==> flow/design.v <==
module register_file(clk, valid, read_addr_1, read_addr_2, write_addr, write_data, read_1, read_2);
input clk;										 
input [2:0] valid;        						 
input [4:0] read_addr_1;						 
input [4:0] read_addr_2;						 
input [4:0] write_addr;							 
input [15:0] write_data;						 
output reg [15:0] read_1;						 
output reg [15:0] read_2;						 
reg [15:0] REGISTER[0:31]; 						 
reg read_cycles_counter;						 
reg write_cycles_counter;						 
initial											 
	begin				
		read_cycles_counter = 2'b0;
		write_cycles_counter = 2'b0;
		REGISTER[0] = 16'b0; 
		REGISTER[1] = 16'b0; 
		REGISTER[2] = 16'b0; 
		REGISTER[3] = 16'b0; 
		REGISTER[4] = 16'b0; 
		REGISTER[5] = 16'b0; 
		REGISTER[6] = 16'b0; 
		REGISTER[7] = 16'b0; 
		REGISTER[8] = 16'b0; 
		REGISTER[9] = 16'b0; 
		REGISTER[10] = 16'b0; 
		REGISTER[11] = 16'b0; 
		REGISTER[12] = 16'b0; 
		REGISTER[13] = 16'b0; 
		REGISTER[14] = 16'b0; 
		REGISTER[15] = 16'b0; 
		REGISTER[16] = 16'b0; 
		REGISTER[17] = 16'b0; 
		REGISTER[18] = 16'b0; 
		REGISTER[19] = 16'b0; 
		REGISTER[20] = 16'b0; 
		REGISTER[21] = 16'b0; 
		REGISTER[22] = 16'b0; 
		REGISTER[23] = 16'b0; 
		REGISTER[24] = 16'b0; 
		REGISTER[25] = 16'b0; 
		REGISTER[26] = 16'b0; 
		REGISTER[27] = 16'b0; 
		REGISTER[28] = 16'b0; 
		REGISTER[29] = 16'b0; 
		REGISTER[30] = 16'b0; 
		REGISTER[31] = 16'b0; 
	end
	always @(posedge clk)
		begin
			if (read_cycles_counter == 1'b1) 						 
				begin
					read_1 <=  REGISTER[read_addr_1];
					read_2 <=  REGISTER[read_addr_2];
					read_cycles_counter <= 1'b0;
				end
			if (write_cycles_counter == 1'b1)						 
				begin
					REGISTER[write_addr] <=  write_data;
					write_cycles_counter <= 1'b0;
				end
			if ( valid[0] || valid[1])								 
				begin
					read_cycles_counter <= 1'b1;
				end
			if (valid[2])											 
				begin
					write_cycles_counter <= 1'b1;
				end
		end
endmodule
# ---- Step by step through the tools: register_file
# What the tools print for register_file, step after step.
# Line numbers count from 1 in the design file above.
# Operators: Yosys type, input widths -> output width; for muxes data width and select width s.
# Cell names lack the library's common part.
# Not given: --
dict set report design {
  top_module {register_file}
  clk_port {clk}
  cell_library {sky130hd}
  corner {tt_025C_1v80}
}

# ---- Word-level counts
# Source: Yosys, flattened and elaborated, memories not mapped. Widths are those after wreduce; folded enables and synchronous resets count as part of the registers. Registers that Yosys merges into a memory's read port (data or address) are not register bits. Print and check cells do not count. Equal cells are merged and count once.
# Memory sizes are those after Yosys's memory passes, which may raise the word count (mostly to a power of two), join words into wider ones and drop unused or constant bits.
dict set report op_classes {
  n_mux 3
  reduce_and_logical 1
}
# cell count
set ops {}
lappend ops {{$mux 16} 1}
lappend ops {{$mux 5} 1}
lappend ops {{$logic_or 1x1->1} 1}
lappend ops {{$mux 1} 1}
dict set report word_totals {
  input_bits 35
  clocked_rd_ports_x_width 32
  ram_bits 512
  ff_bits 2
  n_memories 1
  wordCells 7
}
# name size word_bits read_ports wr line
set mem_list {}
lappend mem_list {REGISTER 32 16 2 1 10} ;# reg [15:0] REGISTER[0:31];

# ---- Logic depth
# Depth = most cells in a row (Yosys ltp): at word level without a register or memory, in the mapped netlist without a sequential cell, where the memories' decode and read muxes count.
dict set report logic_depth {
  depth_word 1
  abc_area 1
  ltp_mapped 12
  ltp_nobuf 9
}

# ---- After synthesis
# Source: synth_stat.txt of the flow (Yosys; design flattened, memories mapped). It holds for the ABC_AREA given above (unset counts as 0); a run with the other value may have another netlist.
# The area totals of this step are shown rounded.
# cell count area_total_um2
set types {}
lappend types {edfxtp_1 544 1.63E+04}
lappend types {nand2_1 1440 5.41E+03}
lappend types {nand3_1 780 3.9E+03}
lappend types {buf_6 62 698.17}
lappend types {buf_2 69 345.331}
lappend types {buf_4 39 292.781}
lappend types {nor2_1 32 120.115}
lappend types {clkbuf_1 29 108.854}
lappend types {buf_1 13 48.797}
lappend types {buf_8 3 45.043}
lappend types {inv_1 11 41.29}
lappend types {dfxtp_1 2 40.038}
lappend types {buf_12 1 20.019}
lappend types {inv_6 2 17.517}
lappend types {inv_2 2 7.507}
lappend types {or2_2 1 6.256}
dict set report mapped {
  sequential_area_mm2 0.01638
  yosys_area_mm2 0.02744
  flip_flops 546
  mapped_cells 3030
  buf_cells 216
}

# ---- Timing after synthesis
# OpenSTA on the mapped netlist: ideal clock, no wires. The path of least setup slack (recovery checks aside). Input and output delay are each 20% of the period. Register names are those of the netlist, which keeps one name where synthesis merged equal registers.
dict set report synth_path {
  kind {input to register}
  start {in write_addr[0]}
  end {mem REGISTER[0][0]}
  t_first_pin_ns 0.508
  required_time_ns 2.152
  setup_slack_ns 0.649
  path_buffers 0
  arrival_time_ns 1.503
  in_delay_ns 0.508
  path_stages 3
  path_delay_ns 1.383
  tclk_ns 2.54
  synth_period_reached_ns 1.891
}
# "path_delay_ns" = arrival - input delay + setup time.
# "path_stages" counts driving pins, that of a launching flip-flop among them; a cell with two outputs on the path counts twice.
# "synth_period_reached_ns" = period - worst setup slack (recovery checks aside). The figure is calculated, with input and output delays left at 20% of the set period.
# The rows between start and end are the longest chain of elaborated cells between them; the timing report does not say that the signal goes this way. Where chains are equally long, one stands for them.
# Each line given opens the expression or statement behind the cell; cells for indexed reads and writes are added by Yosys, which also makes memories of some case tables.
dict set report synth_via {
  cell_sequence {inv_1 -> nand3_1 -> nor2_1}
  elab_chain_len 1
  cone_cells 1
}
# item line
set synth_rtl {}
lappend synth_rtl {{from (decl)} 6} ;# input [4:0] write_addr;
lappend synth_rtl {{$mux 5} 58} ;# if (write_cycles_counter == 1'b1)
lappend synth_rtl {{to (decl)} 10} ;# reg [15:0] REGISTER[0:31];

# ---- Timing after layout
# From the final timing report of run 1: the path of least setup slack in the routed layout; clock arrival at registers is part of the times.
dict set report layout_path {
  kind {input to register}
  start {in write_addr[0]}
  end {mem REGISTER[4][6]}
  path_buffers 2
  in_delay_ns 0.84
  setup_slack_ns 1.56
  required_time_ns 4.48
  t_first_pin_ns 0.84
  tclk_ns 4.18
  arrival_time_ns 2.92
  path_stages 5
}
# The rows between start and end are the longest chain of elaborated cells between them; the timing report does not say that the signal goes this way. Where chains are equally long, one stands for them.
dict set report layout_via {
  cell_sequence {clkdlybuf4s50_1 -> inv_1 -> nand3_1 -> nor2_2 -> buf_4}
  elab_chain_len 1
  cone_cells 1
}
# item line
set layout_rtl {}
lappend layout_rtl {{from (decl)} 6} ;# input [4:0] write_addr;
lappend layout_rtl {{$mux 5} 58} ;# if (write_cycles_counter == 1'b1)
lappend layout_rtl {{to (decl)} 10} ;# reg [15:0] REGISTER[0:31];

# Measured data: module register_file, platform sky130hd, 2 stored runs of the flow under differing settings, order arbitrary. Input and output delays are each 20% of the period that was set; the output load is 0.01 pF.
# "worstPathTime_ns" = time allowed to the worst setup path (clock period - input delay - output delay, where it has them) - its slack; a late launch clock adds to it, a late capture clock takes from it.
# "total_power_w": no workload was simulated; the value follows from the tool's default switching activity.
# The measured numbers are rounded.
run="run 1" settings period_ns=4.18 CORE_UTILIZATION=35 SETUP_SLACK_MARGIN=1.09 PLACE_DENSITY=0.83 CELL_PAD_IN_SITES_GLOBAL_PLACEMENT=1 CELL_PAD_IN_SITES_DETAIL_PLACEMENT=0 TNS_END_PERCENT=80 ABC_AREA=1 GPL_ROUTABILITY_DRIVEN=0 CTS_CLUSTER_DIAMETER=48 SLEW_MARGIN=10 MIN_ROUTING_LAYER="met1" MAX_ROUTING_LAYER="met4" CAP_MARGIN=20 CORE_MARGIN=2
run="run 1" results total_power_w=0.01379 synthesis_area_mm2=0.02744 util_pct=40.1 die_footprint_mm2=0.08064 tns_ns=0.000 worstPathTime_ns=1.78 timing.worst_path_kind="input to register" worst_setup_slack_ns=1.559
run="run 2" settings period_ns=4.78 CORE_UTILIZATION=51 PLACE_DENSITY_LB_ADDON=0.13 CORE_ASPECT_RATIO=1.96 CELL_PAD_IN_SITES_GLOBAL_PLACEMENT=2 CELL_PAD_IN_SITES_DETAIL_PLACEMENT=2 TNS_END_PERCENT=100 ABC_AREA=1 GPL_TIMING_DRIVEN=0 CTS_CLUSTER_SIZE=38 CAP_MARGIN=25 MIN_ROUTING_LAYER="met1" CORE_MARGIN=2 SLEW_MARGIN=20
run="run 2" outcome="not finished: placement ended with error DPL-0033"
