==> flow/design.v <==
module BANK(clk, input_valid, row_num, output_valid, out);
	input clk; 							 
	input input_valid;					 
	input [3:0] row_num;				 
	output reg [31:0] out;
	output reg output_valid;
	reg [1:0] counter;					 
	reg [3:0] open_row_num;				 
	reg [31:0] bank [0:15]; 			 
	reg open_row; 						 
	initial
		begin							 
			bank[0] = 0;
			bank[1] = 1;
			bank[2] = 2;
			bank[3] = 3;
			bank[4] = 4;
			bank[5] = 5;
			bank[6] = 6;
			bank[7] = 7;
			bank[8] = 8;
			bank[9] = 9;
			bank[10] = 10;
			bank[11] = 11;
			bank[12] = 12;
			bank[13] = 13;
			bank[14] = 14;
			bank[15] = 15;	
			output_valid = 1'b0;
			out = 1'b0;					
			counter = 2'bxx;
			open_row_num = 4'b0000;
			open_row = 1'b0;
		end
	always @(posedge clk)
		begin
			if (input_valid == 1)
			begin
				output_valid = 0;
				out <= bank[row_num];
				open_row_num <= row_num;
				if (open_row == 1'b0)
				begin
					counter <= 2'd1;
					output_valid <= 0;
					open_row <= 1'b1;
				end
				else if (row_num == open_row_num)
				begin
					counter <= 2'd0;
					output_valid <= 1;
				end
				else
				begin
					counter <= 2'd2;
					output_valid <= 0;
				end
			end
			if (counter == 2'd1)
			begin
				counter <= 2'd0;
				output_valid <= 1;
			end
			else if (counter == 2'd2) 
			begin
				counter <= 2'd1; 
			end
		end
endmodule
From RTL to reports: BANK
Tool output for the design above, in the order of the flow.
Lines are those of the file above, counted from 1.
Library cell names are shortened.
{ "setup": {"design": "BANK", "clock": "clk", "cell_library": "sky130hd", "pvt_corner": "tt_025C_1v80"} }

After elaboration
Source: Yosys, flattened and elaborated, memories not mapped. Widths are those after wreduce. Print and check cells do not count. Equal cells are merged and count once.
Yosys's memory passes give these memory sizes; they may raise the number of words (mostly to a power of two), join words into wider ones and drop unused or constant bits.
{ "word_totals": {"reg_bits": 40, "mem_bits_ro": 64, "clocked_rd_ports_x_width": 4, "n_memories": 1, "in_bits": 6, "wordCells": 18} }
{ "classes": {"n_eq": 3, "muxes": 6, "reduce_logical": 2} }
{ "memory_table": {"columns": ["name", "words", "word_bits", "read_ports", "write_ports", "line", "text"], "rows": [
  ["bank", 16, 4, 1, 0, 9, "reg [31:0] bank [0:15];"]
]} }
{ "ops": {"columns": ["op", "count"], "rows": [
  ["4-bit == test", 1],
  ["2-bit 2-to-1 mux", 2],
  ["1-bit 2-to-1 mux", 4],
  ["2-bit by 1-bit == test with 1-bit output (second input constant)", 1],
  ["2-bit == test (second input constant)", 1],
  ["2-bit nonzero test", 1],
  ["2-bit OR reduction", 1]
]} }

Longest topological paths
Depth = most cells in a row (Yosys ltp): at word level without a register or memory, in the mapped netlist without a sequential cell, where the memories' decode and read muxes count.
{ "logic_depth": {"ltp_word": 5, "ABC_AREA": 0, "ltp_mapped": 3, "mapped_depth_nobuf": 3} }

Synthesis result
Yosys stat after the flow's synthesis: flattened, memories mapped to cells. It holds for the ABC_AREA given above (unset counts as 0); a run with the other value may have another netlist.
{ "synth_totals": {"cells": 54, "area_um2": 540.5, "ff_cells": 9, "buf_cells": 28} }
{ "by_type": {"columns": ["cell", "count"], "rows": [
  ["buf_4", 28],
  ["edfxtp_1", 5],
  ["dfxtp_1", 4],
  ["xnor2_1", 4],
  ["nand2_1", 3],
  ["a21oi_1", 2],
  ["o21ai_0", 2],
  ["and4_1", 1],
  ["conb_1", 2],
  ["o21bai_1", 1],
  ["nand4_1", 1],
  ["inv_1", 1]
]} }

Worst setup path after synthesis
Path of least setup slack by OpenSTA after synthesis, without wires, with an ideal clock, recovery checks aside; 20% of the period is set as input and as output delay. Where synthesis merged equal registers, the netlist keeps one of their names.
{ "synth_path": {"path_type": "reg-to-reg", "from": "reg open_row_num[2]", "to": "reg counter", "period_ns": 2.09, "setup_ns": 0.116, "launch_ns": 0.000, "arrival_ns": 0.916, "path_slack_ns": 1.057, "delay_ns": 1.032, "stages": 4, "period_less_setup_slack_ns": 1.033} }
"delay_ns" is the arrival time less input delay plus setup time.
"stages" counts driving pins, that of a launching flip-flop among them; a cell with two outputs on the path counts twice.
"period_less_setup_slack_ns" is the clock period less the worst setup slack; recovery checks do not enter. This is arithmetic on one report: input and output delays are still those of the set period (20% each).
An end named without its bit number is one bit of that signal or, where synthesis recoded a state register, one of its new flip-flops.
A register here has more assigning lines than the two given.
{ "synth_via": {"cell_sequence": "edfxtp_1 -> xnor2_1 -> nand4_1 -> and4_1"} }
{ "synth_rtl": {"columns": ["element", "line", "text"], "rows": [
  ["start: declaration", 8, "reg [3:0] open_row_num;"],
  ["start: assignment", 41, "open_row_num <= row_num;"],
  ["end: assignment", 44, "counter <= 2'd1;"],
  ["end: assignment", 50, "counter <= 2'd0;"],
  ["end: declaration", 7, "reg [1:0] counter;"]
]} }
Chain of elaborated cells between the ends: none given.

Timing after layout
Path of least setup slack in the final report of entry B (OpenROAD, finished layout, wires in). Where an end is a register, its clock arrival counts in the times.
{ "layout_path": {"path_type": "reg-to-output", "from": "reg (no name shown)", "to": "out out[1]", "period_ns": 1.2, "out_delay_ns": 0.24, "launch_ns": 0.25, "arrival_ns": 0.97, "path_slack_ns": -0.01, "stages": 2} }
{ "layout_via": {"cell_sequence": "edfxtp_1 -> dlygate4sd2_1"} }
{ "layout_rtl": {"columns": ["element", "line", "text"], "rows": [
  ["end: declaration", 5, "output reg [31:0] out;"]
]} }
Chain of elaborated cells between the ends: none given.

# Flow runs of BANK

BANK through Yosys and OpenROAD on sky130hd: 2 stored runs, unordered, with their settings and measured results. The constraints put input and output delay at 20% of the set period each and load the outputs with 0.01 pF.
"period_reached_ns" is the run's clock period less its worst setup slack. It is reckoned from that one timing run; input and output delays stay at 20% of the period that was set.
"worst_path_ns": the worst setup path's part of the clock period (all of it between registers, 20% less for each end at a port) less its slack. A launch clock that arrives late makes it longer, a capture clock that arrives late makes it shorter.
"total_power_uw" is the tool's figure for a default switching activity; nothing was simulated.

Entry A
==> flow/run.sh <==
#!/bin/bash
# the make line also repeats the synthesis and layout settings of config.mk as NAME=value (left out here)
make -C /OpenROAD-flow-scripts/flow DESIGN_CONFIG=/design/flow/config.mk WORK_HOME=/design/flow/orfs CLKGATE_MAP_FILE= finish
==> flow/config.mk <==
export PLATFORM = sky130hd
export DESIGN_NAME = BANK
export DESIGN_NICKNAME = BANK
export VERILOG_FILES = /design/flow/design.v
export SDC_FILE = /design/flow/constraint.sdc
export NUM_CORES = 4
export LEC_CHECK = 0
export ABC_AREA = 1
export CAP_MARGIN = 20
export CELL_PAD_IN_SITES_DETAIL_PLACEMENT = 2
export CORE_MARGIN = 2
export CORE_UTILIZATION = 49
export GPL_ROUTABILITY_DRIVEN = 0
export HOLD_SLACK_MARGIN = 0.06
export MIN_ROUTING_LAYER = met2
export PLACE_DENSITY_LB_ADDON = 0.25
export SLEW_MARGIN = 40
==> flow/constraint.sdc <==
create_clock -name core_clock -period 0.784 [get_ports {clk}]
set_input_delay 0.1568 -clock core_clock [delete_from_list [all_inputs] [get_ports {clk}]]
set_output_delay 0.1568 -clock core_clock [all_outputs]
set_load 0.01 [all_outputs]

==> results of entry A, as JSON <==
{
  "outcome": "unfinished; error DPL-0033 in placement"
}

Entry B
==> flow/run.sh <==
#!/bin/bash
# the make line also repeats the synthesis and layout settings of config.mk as NAME=value (left out here)
make -C /OpenROAD-flow-scripts/flow DESIGN_CONFIG=/design/flow/config.mk WORK_HOME=/design/flow/orfs CLKGATE_MAP_FILE= finish
==> flow/config.mk <==
export PLATFORM = sky130hd
export DESIGN_NAME = BANK
export DESIGN_NICKNAME = BANK
export VERILOG_FILES = /design/flow/design.v
export SDC_FILE = /design/flow/constraint.sdc
export NUM_CORES = 4
export LEC_CHECK = 0
export CAP_MARGIN = 20
export CORE_MARGIN = 2
export CORE_UTILIZATION = 40
export SETUP_SLACK_MARGIN = -0.08
export SLEW_MARGIN = 20
==> flow/constraint.sdc <==
create_clock -name core_clock -period 1.2 [get_ports {clk}]
set_input_delay 0.2400 -clock core_clock [delete_from_list [all_inputs] [get_ports {clk}]]
set_output_delay 0.2400 -clock core_clock [all_outputs]
set_load 0.01 [all_outputs]

==> results of entry B, as JSON <==
{
  "final_stdcell_area_um2": 585.6,
  "total_die_area_um2": 1661.4,
  "period_reached_ns": 1.206,
  "worst_hold_slack_ns": 0.414,
  "yosys.chip_area_um2": 540.5,
  "post_route_util_pct": 45.6,
  "worstSetupSlack_ns": -0.006,
  "total_power_uw": 756.2,
  "final_setup_tns_ns": -0.015,
  "worst_path_ns": 0.97,
  "worstPathKind": "reg-to-output"
}
