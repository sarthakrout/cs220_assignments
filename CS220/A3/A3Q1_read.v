==> flow/design.v <==
module dram_read (clk, input_valid, row_number, row, output_valid);
   input clk;
   input input_valid;
   input [3:0] row_number;
   output [31:0] row;
   output output_valid;
   reg [31:0] row;
   reg output_valid;
   reg [31:0] dram [0:15];
   reg [3:0] open_row_number;
   reg open_row_number_valid;
   reg [1:0] delay_counter;
   initial begin
      dram[0] = 0;
      dram[1] = 1;
      dram[2] = 2;
      dram[3] = 3;
      dram[4] = 4;
      dram[5] = 5;
      dram[6] = 6;
      dram[7] = 7;
      dram[8] = 8;
      dram[9] = 9;
      dram[10] = 10;
      dram[11] = 11;
      dram[12] = 12;
      dram[13] = 13;
      dram[14] = 14;
      dram[15] = 15;
      open_row_number_valid = 0;
      output_valid = 0;
   end
   always @ (posedge clk) begin
      if (input_valid) begin
         if (open_row_number_valid) begin
            if (open_row_number == row_number) begin
               row <= #2 dram[row_number];
               output_valid <= #2 1;
               delay_counter <= #2 0;
            end
            else begin
               open_row_number <= #2 row_number;
               output_valid <= #2 0;
               delay_counter <= #2 2;
            end
         end
         else begin
            open_row_number <= #2 row_number;
            open_row_number_valid <= #2 1;
            output_valid <= #2 0;
            delay_counter <= #2 1;
         end
      end
      else begin
         if (delay_counter == 1) begin
            row <= #2 dram[open_row_number];
            output_valid <= #2 1;
            delay_counter <= #2 0;
         end
         else if (delay_counter == 2) begin
            delay_counter <= #2 delay_counter - 1;
         end
         else begin
            output_valid <= #2 0;
         end
      end
   end
endmodule
======== Step by step through the tools: dram_read ========
Tool output for the design above, in the order of the flow.
Line numbers count from 1 in the design file above.
Operators carry their Yosys type and port widths (W data, S select, Z words).
Cell names lack the library's common part.
Not given: --
design
  top ..................................... dram_read
  clock ................................... clk
  library ................................. sky130hd
  corner .................................. tt_025C_1v80

======== Elaborated design ========
Source: Yosys, flattened and elaborated, memories not mapped. Widths are those after wreduce. Print and check cells do not count. Equal cells are merged and count once.
Yosys's memory passes give these memory sizes; they may raise the number of words (mostly to a power of two), join words into wider ones and drop unused or constant bits.
bit counts
  bits in registers ....................... 40
  ROM bits ................................ 64
  clocked read ports x word width ......... 4
  memories kept ........................... 1
  input port bits ......................... 6
  output and inout port bits .............. 33
  elaborated cells ........................ 35
cells by class
  add/subtract/negate cells ............... 1
  equal/unequal tests ..................... 7
  muxes and demuxes ....................... 17
  reduce/logical cells .................... 4
memory list
  name  words  bits a word  read ports  write ports  RTL line  source
  dram  16     4            2           0            9         reg [31:0] dram [0:15];
operators by type and width
  kind                   number
  $mux W32               4
  $mux W4                3
  $mux W2                5
  $mux W1                5
  $ne A2 B1 Y1 const B   2
  $eq A4 B4 Y1           1
  $ne A3 B3 Y1 const B   1
  $reduce_and A3 Y1      1
  $reduce_bool A3 Y1     1
  $sub A2 B1 Y2 const B  1
  $eq A2 B1 Y1 const B   1
  $eq A2 B2 Y1 const B   1
  $ne A2 B2 Y1 const B   1
  $reduce_and A2 Y1      1
  $reduce_bool A2 Y1     1

======== Longest topological paths ========
Longest topological path by Yosys (ltp), each cell counted once; first at word level (registers and memories cut), then after technology mapping (sequential cells cut; the memories' decode and read muxes count).
depth
  depth after elaboration ................. 4
  ABC_AREA ................................ 0
  depth in mapped cells ................... 4

======== Mapped cells and area ========
Source: synth_stat.txt of the flow (Yosys; design flattened, memories mapped). It holds for the ABC_AREA given above (unset counts as 0); a run with the other value may have another netlist.
The area totals of this step are shown rounded.
cell types
  cell      number  total area (sq um)
  edfxtp_1  12      360.346
  buf_4     28      210.202
  mux2_2    4       45.043
  xor2_1    4       35.034
  ha_1      2       25.024
  a31o_1    2       17.517
  nor4_2    1       12.512
  inv_1     3       11.261
  a21boi_0  1       7.507
  conb_1    2       7.507
  nand2_1   2       7.507
  nor2_1    2       7.507
  o21a_1    1       7.507
  nor2b_1   1       6.256
  o22ai_1   1       6.256
  or3_1     1       6.256
  buf_2     1       5.005
mapped netlist
  cells in the netlist .................... 68
  synthesis area .......................... 778.2 sq um
  mapped flip-flops ....................... 12
  buffer cells ............................ 29

======== Worst setup path after synthesis ========
Source: OpenSTA report_checks on the synthesized netlist (no wires, ideal clock, input and output delay 20% of the period each), path of least setup slack; recovery checks are left aside. Register names are those of the netlist, which keeps one name where synthesis merged equal registers.
timing post-synthesis
  path kind ............................... input -> register
  start ................................... input row_number[0]
  end ..................................... register row[0]
  period .................................. 3050 ps
  external input delay .................... 610 ps
  arrival time ............................ 1360 ps
  data required time ...................... 2742 ps
  slack ................................... 1382 ps
  delay of the path ....................... 1058 ps
  driving pins on the path ................ 3
  path buffers ............................ 0
  period reached after synthesis .......... 1668 ps
"delay of the path" is the arrival time less input delay plus setup time.
"driving pins on the path": output pins that drive a net of the path, with the launching flip-flop's if there is one; two outputs of one cell count as two.
"period reached after synthesis" is the clock period less the worst setup slack; recovery checks do not enter. This is arithmetic on one report: input and output delays are still those of the set period (20% each).
Between the ends stands the longest chain of elaborated cells between them, by number of cells; it is not shown to be the way that was timed. Of several equally long chains one is given.
Each line given opens the expression or statement behind the cell; cells for indexed reads and writes are added by Yosys, which also makes memories of some case tables.
Only ways into the end's enable, where the timed path ends, are counted here.
between the ends, post-synthesis
  path through ............................ xor2_1 nor4_2 a31o_1
  cells in the longest elaborated chain ... 3
ends and longest elaborated chain, post-synthesis
  item               RTL line  source
  from (decl)        4         input [3:0] row_number;
  $eq A4 B4 Y1       36        if (open_row_number == row_number) begin
  $ne A2 B1 Y1       --
  $reduce_and A3 Y1  --
  to (assign)        37        row <= #2 dram[row_number];
  to (assign)        56        row <= #2 dram[open_row_number];
  to (decl)          5         output [31:0] row;

Stored flow runs of dram_read (2 of them; Yosys, OpenROAD, sky130hd). They differ in their settings and are not a sequence. Constraints: input delay and output delay 20% of the set period each, output load 0.01 pF.

---- run A ----
settings
  period_ns = 1.57
  CORE_UTILIZATION = 48
  SETUP_SLACK_MARGIN = -0.11
  PLACE_DENSITY = 0.43
  CORE_MARGIN = 8
  CELL_PAD_IN_SITES_GLOBAL_PLACEMENT = 3
  CELL_PAD_IN_SITES_DETAIL_PLACEMENT = 1
  TNS_END_PERCENT = 20
  CTS_CLUSTER_DIAMETER = 75
  CAP_MARGIN = 20
  SLEW_MARGIN = 20
results
  not finished: placement ended with error GPL-0301

---- run B ----
settings
  period_ns = 1.1
  CORE_UTILIZATION = 50
  SETUP_SLACK_MARGIN = 0.18
  PLACE_DENSITY_LB_ADDON = 0.26
  CORE_ASPECT_RATIO = 1.22
  CELL_PAD_IN_SITES_GLOBAL_PLACEMENT = 3
  CELL_PAD_IN_SITES_DETAIL_PLACEMENT = 2
  TNS_END_PERCENT = 10
  GPL_TIMING_DRIVEN = 1
  GPL_ROUTABILITY_DRIVEN = 0
  CTS_CLUSTER_DIAMETER = 140
  CAP_MARGIN = 40
  SLEW_MARGIN = 35
  MAX_ROUTING_LAYER = met4
  CORE_MARGIN = 2
results
  not finished: placement ended with error FLW-0024
